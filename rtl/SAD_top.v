==> flow/design.v <==
module FIFO_synchronous(input [7:0]data_in, input clk,rst,rd,wr,output reg empty,full,output reg [8:0] FIFO_count,output reg [7:0]data_out);
reg [7:0]FIFO_memory[255:0];				 
reg [7:0]rd_ptr,wr_ptr;						 
always @(posedge clk)
begin							 
	if(wr && !full)
	begin
		FIFO_memory[wr_ptr]<=data_in;
	end
	else if(wr&&rd)
	begin
		FIFO_memory[wr_ptr]<=data_in;
	end
end
always @(posedge clk)
begin							 
	if(rd && !empty)
	begin
		data_out<=FIFO_memory[rd_ptr];
	end
	else if(rd&&wr)
	begin
		data_out<=FIFO_memory[rd_ptr];
	end
end
always @(posedge clk)
begin
	if(rst)
	begin
		{wr_ptr,rd_ptr}<=0;
	end
	else
	begin
		wr_ptr<=((wr && !full)||(rd&&wr))?wr_ptr+1:wr_ptr;
		rd_ptr<=((rd && !empty)||(rd&&wr))?rd_ptr+1:rd_ptr;
	end
end
always @(posedge clk)
begin
	if(rst)
	begin
		FIFO_count<=0;
	end
	else
	begin
		case({rd,wr})
		2'b00:FIFO_count<=FIFO_count;
		2'b01:FIFO_count<=(FIFO_count==256)?256:FIFO_count+1;
		2'b10:FIFO_count<=(FIFO_count==0)?0:FIFO_count-1;
		2'b11:FIFO_count<=FIFO_count;
		endcase
	end
end
always @(posedge clk)
begin
	empty<=(FIFO_count==0);
	full<=(FIFO_count==256);
end
endmodule
module SAD_top(data_in1,data_in2,clk,rst,rd1,wr1,rd2,wr2,empty1,full1,empty2,full2,FIFO_count1,FIFO_count2,data_out1,data_out2,sad_reg,i);
input [7:0]data_in1,data_in2;
input clk,rst,rd1,wr1,rd2,wr2;
output empty1,full1,empty2,full2;
output wire [8:0] FIFO_count1,FIFO_count2;
output wire [7:0]data_out1,data_out2;
output [31:0]sad_reg;
output [8:0] i;
wire go;
FIFO_synchronous fifo1(.data_in(data_in1),.clk(clk),.rst(rst),.rd(rd1),.wr(wr1),.empty(empty1),.full(full1),.FIFO_count(FIFO_count1),.data_out(data_out1));
FIFO_synchronous fifo2(.data_in(data_in2),.clk(clk),.rst(rst),.rd(rd2),.wr(wr2),.empty(empty2),.full(full2),.FIFO_count(FIFO_count2),.data_out(data_out2));
assign go=(full1&&full2)?1:0;
sad_controlpath controlpath(.A(data_out1),.B(data_out2),.clk(clk),.rst(rst),.go(go),.sad_reg(sad_reg),.i(i));
endmodule
module absolute(input [7:0]a,b,output [7:0]greater,smaller);
assign greater=(a>=b)?a:b;
assign smaller=(a>=b)?b:a;
endmodule
module cla_8bit_subtractor(input [7:0]a,b,output [7:0]diff,output bout);
wire [7:0]y,greater,smaller;
wire cin;
assign cin=1'b1;
absolute abs(.a(a),.b(b),.greater(greater),.smaller(smaller));
assign y[7:0]=(~smaller[7:0]);
cla_8bit adder1(.a(greater),.b(y),.cin(cin),.s(diff),.cout(bout));
endmodule
module cla_8bit(input [7:0]a,b,input cin,output [7:0]s,output cout);
wire [7:0]g,p;
wire [7:1]c;
assign g[0]=a[0]&b[0];
assign g[1]=a[1]&b[1];
assign g[2]=a[2]&b[2];
assign g[3]=a[3]&b[3];
assign g[4]=a[4]&b[4];
assign g[5]=a[5]&b[5];
assign g[6]=a[6]&b[6];
assign g[7]=a[7]&b[7];
assign p[0]=a[0]^b[0];
assign p[1]=a[1]^b[1];
assign p[2]=a[2]^b[2];
assign p[3]=a[3]^b[3];
assign p[4]=a[4]^b[4];
assign p[5]=a[5]^b[5];
assign p[6]=a[6]^b[6];
assign p[7]=a[7]^b[7];
assign s[0]=p[0]^cin;
assign s[1]=p[1]^c[1];
assign s[2]=p[2]^c[2];
assign s[3]=p[3]^c[3];
assign s[4]=p[4]^c[4];
assign s[5]=p[5]^c[5];
assign s[6]=p[6]^c[6];
assign s[7]=p[7]^c[7];
assign c[1]=g[0]|(p[0]&cin);
assign c[2]=g[1]|(g[0]&p[1])|(cin&p[0]&p[1]);
assign c[3]=g[2]|(g[1]&p[2])|(g[0]&p[1]&p[2])|(cin&p[0]&p[1]&p[2]);
assign c[4]=g[3]|(g[2]&p[3])|(g[1]&p[2]&p[3])|(g[0]&p[1]&p[2]&p[3])|(cin&p[0]&p[1]&p[2]&p[3]);
assign c[5]=g[4]|(g[3]&p[4])|(g[2]&p[3]&p[4])|(g[1]&p[2]&p[3]&p[4])|(g[0]&p[1]&p[2]&p[3]&p[4])|(cin&p[0]&p[1]&p[2]&p[3]&p[4]);
assign c[6]=g[5]|(g[4]&p[5])|(g[3]&p[4]&p[5])|(g[2]&p[3]&p[4]&p[5])|(g[1]&p[2]&p[3]&p[4]&p[5])|(g[0]&p[1]&p[2]&p[3]&p[4]&p[5])|(cin&p[0]&p[1]&p[2]&p[3]&p[4]&p[5]);
assign c[7]=g[6]|(g[5]&p[6])|(g[4]&p[5]&p[6])|(g[3]&p[4]&p[5]&p[6])|(g[2]&p[3]&p[4]&p[5]&p[6])|(g[1]&p[2]&p[3]&p[4]&p[5]&p[6])|(g[0]&p[1]&p[2]&p[3]&p[4]&p[5]&p[6])|(cin&p[0]&p[1]&p[2]&p[3]&p[4]&p[5]&p[6]);
assign cout=g[7]|(g[6]&p[7])|(g[5]&p[6]&p[7])|(g[4]&p[5]&p[6]&p[7])|(g[3]&p[4]&p[5]&p[6]&p[7])|(g[2]&p[3]&p[4]&p[5]&p[6]&p[7])|(g[1]&p[2]&p[3]&p[4]&p[5]&p[6]&p[7])|(g[0]&p[1]&p[2]&p[3]&p[4]&p[5]&p[6]&p[7])|(cin&p[0]&p[1]&p[2]&p[3]&p[4]&p[5]&p[6]&p[7]);
endmodule
module sad_controlpath(A,B,clk,rst,go,sad_reg,i);
input [7:0] A,B;
input rst,clk,go;
output [31:0]sad_reg;
output [8:0] i;
wire[7:0] diff;
wire bout;
wire [31:0]abs_diff;
parameter [2:0] s0=3'b000;
parameter [2:0] s1=3'b001;
parameter [2:0] s2=3'b010;
parameter [2:0] s3=3'b011;
parameter [2:0] s4=3'b100;
reg[8:0] i;
reg sum_clr,sum_load,i_clr,i_inc,sad_load;
reg [2:0]pst,nxt;
reg [31:0]sum,sad_reg;
always @ (posedge clk,posedge rst)  
begin
	if (rst) 
		begin
		pst<=s0;
		end
	else 
		begin
		pst<=nxt;
		end
end		
always @ (*)  
begin
		case(pst)
		s0: nxt = (go==1)?s1:s0;
		s1: begin
			sum_clr = 1'b1;
			i_clr = 1'b1; 
			nxt = s2;
			end
		s2: begin
			nxt = (i<256)?s3:s4;
			end
		s3: begin
			sum_load = 1'b1;
			i_inc = 1'b1; 
			nxt = s2;
			end
		s4: begin
			sad_load = 1'b1;
			nxt = s0;
			end
		endcase
end
cla_8bit_subtractor x1 (A,B,diff,bout);
always @ (posedge clk)
begin
	if(i_clr || (i==256)) 
	begin
		i<=1'b0;
		i_clr<=1'b0;
	end
	else if(i_inc)
	begin
		i<=i+1;
		i_inc<=1'b0;
	end
	else 
		i<=i;
end
always @(posedge clk)
begin
		if(sum_clr)
		begin
			sum<=32'b0;
			sum_clr<=1'b0;
		end
		else if(sum_load) 
		begin
			sum<=sum+abs_diff;
			sum_load<=1'b0;
		end
		else 
			sum<=sum;	 
end
always @(posedge clk)
begin
	if(sad_load)
	begin
		sad_reg<=sum;
		sad_load<=1'b0;
	end
	else 
		sad_reg<=sad_reg;
end                  
assign abs_diff = diff;
endmodule
From RTL to reports: SAD_top --
What the tools print for SAD_top, step after step. Line numbers count from 1 in the design file above. Library cell names are shortened. Not given: n/a
Inputs: top module SAD_top, clock port clk, cell library sky130hd, corner tt_025C_1v80

Word level --
Yosys after proc, flatten, opt, wreduce and memory -nomap, before mapping. Print and check cells are not counted. Equal cells are merged and count once. Memory sizes are those after Yosys's memory passes, which may raise the word count (mostly to a power of two), join words into wider ones and drop unused or constant bits.
Storage and ports: bits in registers 70, memory bits (writable) 4096, word width x clocked read ports 16, memories kept 2, input port bits 22, output and inout port bits 79, elaborated cells 82
Cells by class: add/sub/neg operators 8, equality and inequality tests 8, multiplexer cells 28, bitwise gates (word level) 2, reduce/logical cells 22
Memories:
- fifo1.FIFO_memory | words 256, width 8, rd ports 1, write ports 1, line 2 | reg [7:0]FIFO_memory[255:0];
- fifo2.FIFO_memory | words 256, width 8, rd ports 1, write ports 1, line 2
Operator list (number):
- 8-bit two-way mux | 16
- 9-bit parallel mux with 2-bit select | 2
- 9-bit two-way mux | 4
- 8-bit by 1-bit adder with 8-bit output with constant B | 4
- 9-bit by 1-bit adder with 9-bit output with constant B | 2
- 9-bit by 1-bit subtractor with 9-bit output with constant B | 2
- 9-bit equality test with constant B | 2
- 9-bit logical NOT | 2
- 2-bit equality test with constant B | 4
- 1-bit logical AND | 6
- 1-bit two-way mux | 6
- 1-bit logical OR | 4
- 1-bit logical NOT | 4
- 2-bit by 1-bit equality test with 1-bit output with constant B | 2
- 2-bit logical NOT | 2
- 2-bit nonzero test | 2
- 2-bit OR reduction | 2
- 1-bit OR | 2

Longest topological paths --
Longest topological path by Yosys (ltp), each cell counted once; first at word level (registers and memories cut), then after technology mapping (sequential cells cut; the memories' decode and read muxes count).
Depth: word-level depth 5, ABC_AREA 0, gate-level depth with buffers 11, depth with buffers taken out 8

After synthesis --
The flow's flattened synthesis, as Yosys stat reports it; memories are mapped. The netlist is that of the ABC_AREA named above (0 if unset); the other value can give another one. The area totals of this step are shown rounded.
Mapped netlist: mapped cells 7919, synthesis area 161800 um^2, area of sequential cells 124900 um^2, mapped flip-flops 4182, buffer cells 528
Cells by type (number):
- edfxtp_1 | 4112
- mux4_2 | 874
- mux2i_1 | 256
- a22oi_1 | 338
- nor2_1 | 622
- dfxtp_1 | 70
- a21oi_1 | 222
- clkbuf_1 | 245
- buf_4 | 96
- buf_2 | 123
- o22ai_1 | 89
- o221ai_1 | 55
- o21ai_0 | 94
- nor4_1 | 71
- nand2_1 | 105
- buf_6 | 31
- mux2_2 | 29
- a211oi_1 | 42
Other cell types: 56; their cells: 445. By module: a second synthesis without flattening, with its own total; a netlist apart from the flattened one above.
Unflattened totals: cell total of the unflattened synthesis 8039, area total of the unflattened synthesis 163200 um^2
Rows give one instance, submodules left out.
By module:
- FIFO_synchronous | times used 2, cells 3998, area 81430 um^2, sequential area 62440 um^2
- sad_controlpath | times used 1, cells 42, area 311.5 um^2, sequential area 0.0 um^2
- SAD_top | times used 1, cells 1, area 6.3 um^2, sequential area 0.0 um^2

Timing after synthesis --
Path of least setup slack by OpenSTA after synthesis, without wires, with an ideal clock, recovery checks aside; 20% of the period is set as input and as output delay. Where synthesis merged equal registers, the netlist keeps one of their names.
Timing path post-synthesis: path type input to register, start point input rd1, end point memory fifo1.FIFO_memory[196][0], period 3200 ps, input delay 640 ps, data arrival time 2267 ps, data required time 2830 ps, setup slack 563 ps, path delay 1997 ps, stages 8, period reached after synthesis 2637 ps
"path delay" is the arrival time less input delay plus setup time. "stages": output pins that drive a net of the path, with the launching flip-flop's if there is one; two outputs of one cell count as two. "period reached after synthesis" is the clock period less the worst setup slack; recovery checks do not enter. This is arithmetic on one report: input and output delays are still those of the set period (20% each). The rows between start and end are the longest chain of elaborated cells between them; the timing report does not say that the signal goes this way. Where chains are equally long, one stands for them. A line is the first line of the expression or statement that the cell stems from. Yosys adds cells for indexed reads and writes and turns some case tables into memories. The path ends at the enable pin of a flip-flop; only ways to that pin are counted.
Between the ends, post-synthesis: path through ha_1 -> o21bai_1 -> clkbuf_1 -> nand2_1 -> nor2_1 -> nand2_1 -> clkbuf_1 -> nor2_1, length of the longest elaborated chain 4, elaborated cells on any way between the ends 4, those cells by class mux (2); logic (1); reduce/logical (1)
Ends and longest elaborated chain, post-synthesis:
- start: declaration | line 62 | input clk,rst,rd1,wr1,rd2,wr2;
- 1-bit logical AND | line 10 | else if(wr&&rd)
- 1-bit two-way mux | line 10
- 1-bit two-way mux | line 6 | if(wr && !full)
- 1-bit OR
- end: declaration | line 2 | reg [7:0]FIFO_memory[255:0];

Worst path after layout --
Path of least setup slack in the final report of flow run A (OpenROAD, finished layout, wires in). Where an end is a register, its clock arrival counts in the times. The path's times are printed in steps of 10 ps; the period is the one set.
Timing path after layout: path type register to register, start point register (name not given), end point register fifo2.data_out[2], period 4650 ps, data arrival time 4830 ps, data required time 5260 ps, setup slack 430 ps, stages 10
Between the ends, after layout: path through dfxtp_4 -> buf_12 -> buf_12 -> buf_4 -> mux4_2 -> a22oi_1 -> a21oi_1 -> nor3_1 -> a22oi_1 -> o311a_1
Ends and longest elaborated chain, after layout:
- end: assignment | line 19 | data_out<=FIFO_memory[rd_ptr];
- end: assignment | line 23 | data_out<=FIFO_memory[rd_ptr];
- end: declaration | line 1 | module FIFO_synchronous(input [7:0]data_in, input clk,rst,rd,wr,output reg empty,full,output reg [8:0] FIFO_co ...
No chain of elaborated cells between the ends is given.

Wiki page: SAD_top / flow data

Stored flow runs of SAD_top (2 of them; Yosys, OpenROAD, sky130hd). They differ in their settings and are not a sequence. Constraints: input delay and output delay 20% of the set period each, output load 0.01 pF.
"overall power" rests on the timing tool's default activity at the inputs, not on a simulated workload.
Values from the reports are rounded here.

[flow run A] flow files
==> flow/run.sh <==
#!/bin/bash
# the make line also repeats the synthesis and layout settings of config.mk as NAME=value (left out here)
make -C /OpenROAD-flow-scripts/flow DESIGN_CONFIG=/design/flow/config.mk WORK_HOME=/design/flow/orfs CLKGATE_MAP_FILE= finish
==> flow/config.mk <==
export PLATFORM = sky130hd
export DESIGN_NAME = SAD_top
export DESIGN_NICKNAME = SAD_top
export VERILOG_FILES = /design/flow/design.v
export SDC_FILE = /design/flow/constraint.sdc
export NUM_CORES = 4
export LEC_CHECK = 0
export CAP_MARGIN = 40
export CORE_ASPECT_RATIO = 0.57
export CORE_MARGIN = 2
export CORE_UTILIZATION = 67
export CTS_CLUSTER_DIAMETER = 67
export MAX_ROUTING_LAYER = met4
export PLACE_DENSITY_LB_ADDON = 0.25
export SLEW_MARGIN = 40
export TNS_END_PERCENT = 65
==> flow/constraint.sdc <==
create_clock -name core_clock -period 4.65 [get_ports {clk}]
set_input_delay 0.9300 -clock core_clock [delete_from_list [all_inputs] [get_ports {clk}]]
set_output_delay 0.9300 -clock core_clock [all_outputs]
set_load 0.01 [all_outputs]

[flow run A] result: Yosys chip area after synthesis 161800 um^2; setup TNS 0 ps; area of the standard cells in the finished layout 181000 um^2; overall power 80260 uW; setup slack of the critical path 434 ps; die footprint 245700 um^2

[flow run B] flow files
==> flow/run.sh <==
#!/bin/bash
# the make line also repeats the synthesis and layout settings of config.mk as NAME=value (left out here)
make -C /OpenROAD-flow-scripts/flow DESIGN_CONFIG=/design/flow/config.mk WORK_HOME=/design/flow/orfs CLKGATE_MAP_FILE= finish
==> flow/config.mk <==
export PLATFORM = sky130hd
export DESIGN_NAME = SAD_top
export DESIGN_NICKNAME = SAD_top
export VERILOG_FILES = /design/flow/design.v
export SDC_FILE = /design/flow/constraint.sdc
export NUM_CORES = 4
export LEC_CHECK = 0
export CAP_MARGIN = 20
export CELL_PAD_IN_SITES_DETAIL_PLACEMENT = 2
export CELL_PAD_IN_SITES_GLOBAL_PLACEMENT = 3
export CORE_ASPECT_RATIO = 1.59
export CORE_MARGIN = 2
export CORE_UTILIZATION = 48
export GPL_TIMING_DRIVEN = 1
export PLACE_DENSITY_LB_ADDON = 0.01
export SLEW_MARGIN = 20
export TNS_END_PERCENT = 70
==> flow/constraint.sdc <==
create_clock -name core_clock -period 3.14 [get_ports {clk}]
set_input_delay 0.6280 -clock core_clock [delete_from_list [all_inputs] [get_ports {clk}]]
set_output_delay 0.6280 -clock core_clock [all_outputs]
set_load 0.01 [all_outputs]

[flow run B] result: die footprint 342000 um^2; area of the standard cells in the finished layout 191000 um^2; setup slack of the critical path -61 ps; Yosys chip area after synthesis 161800 um^2; overall power 126300 uW; setup TNS -104 ps
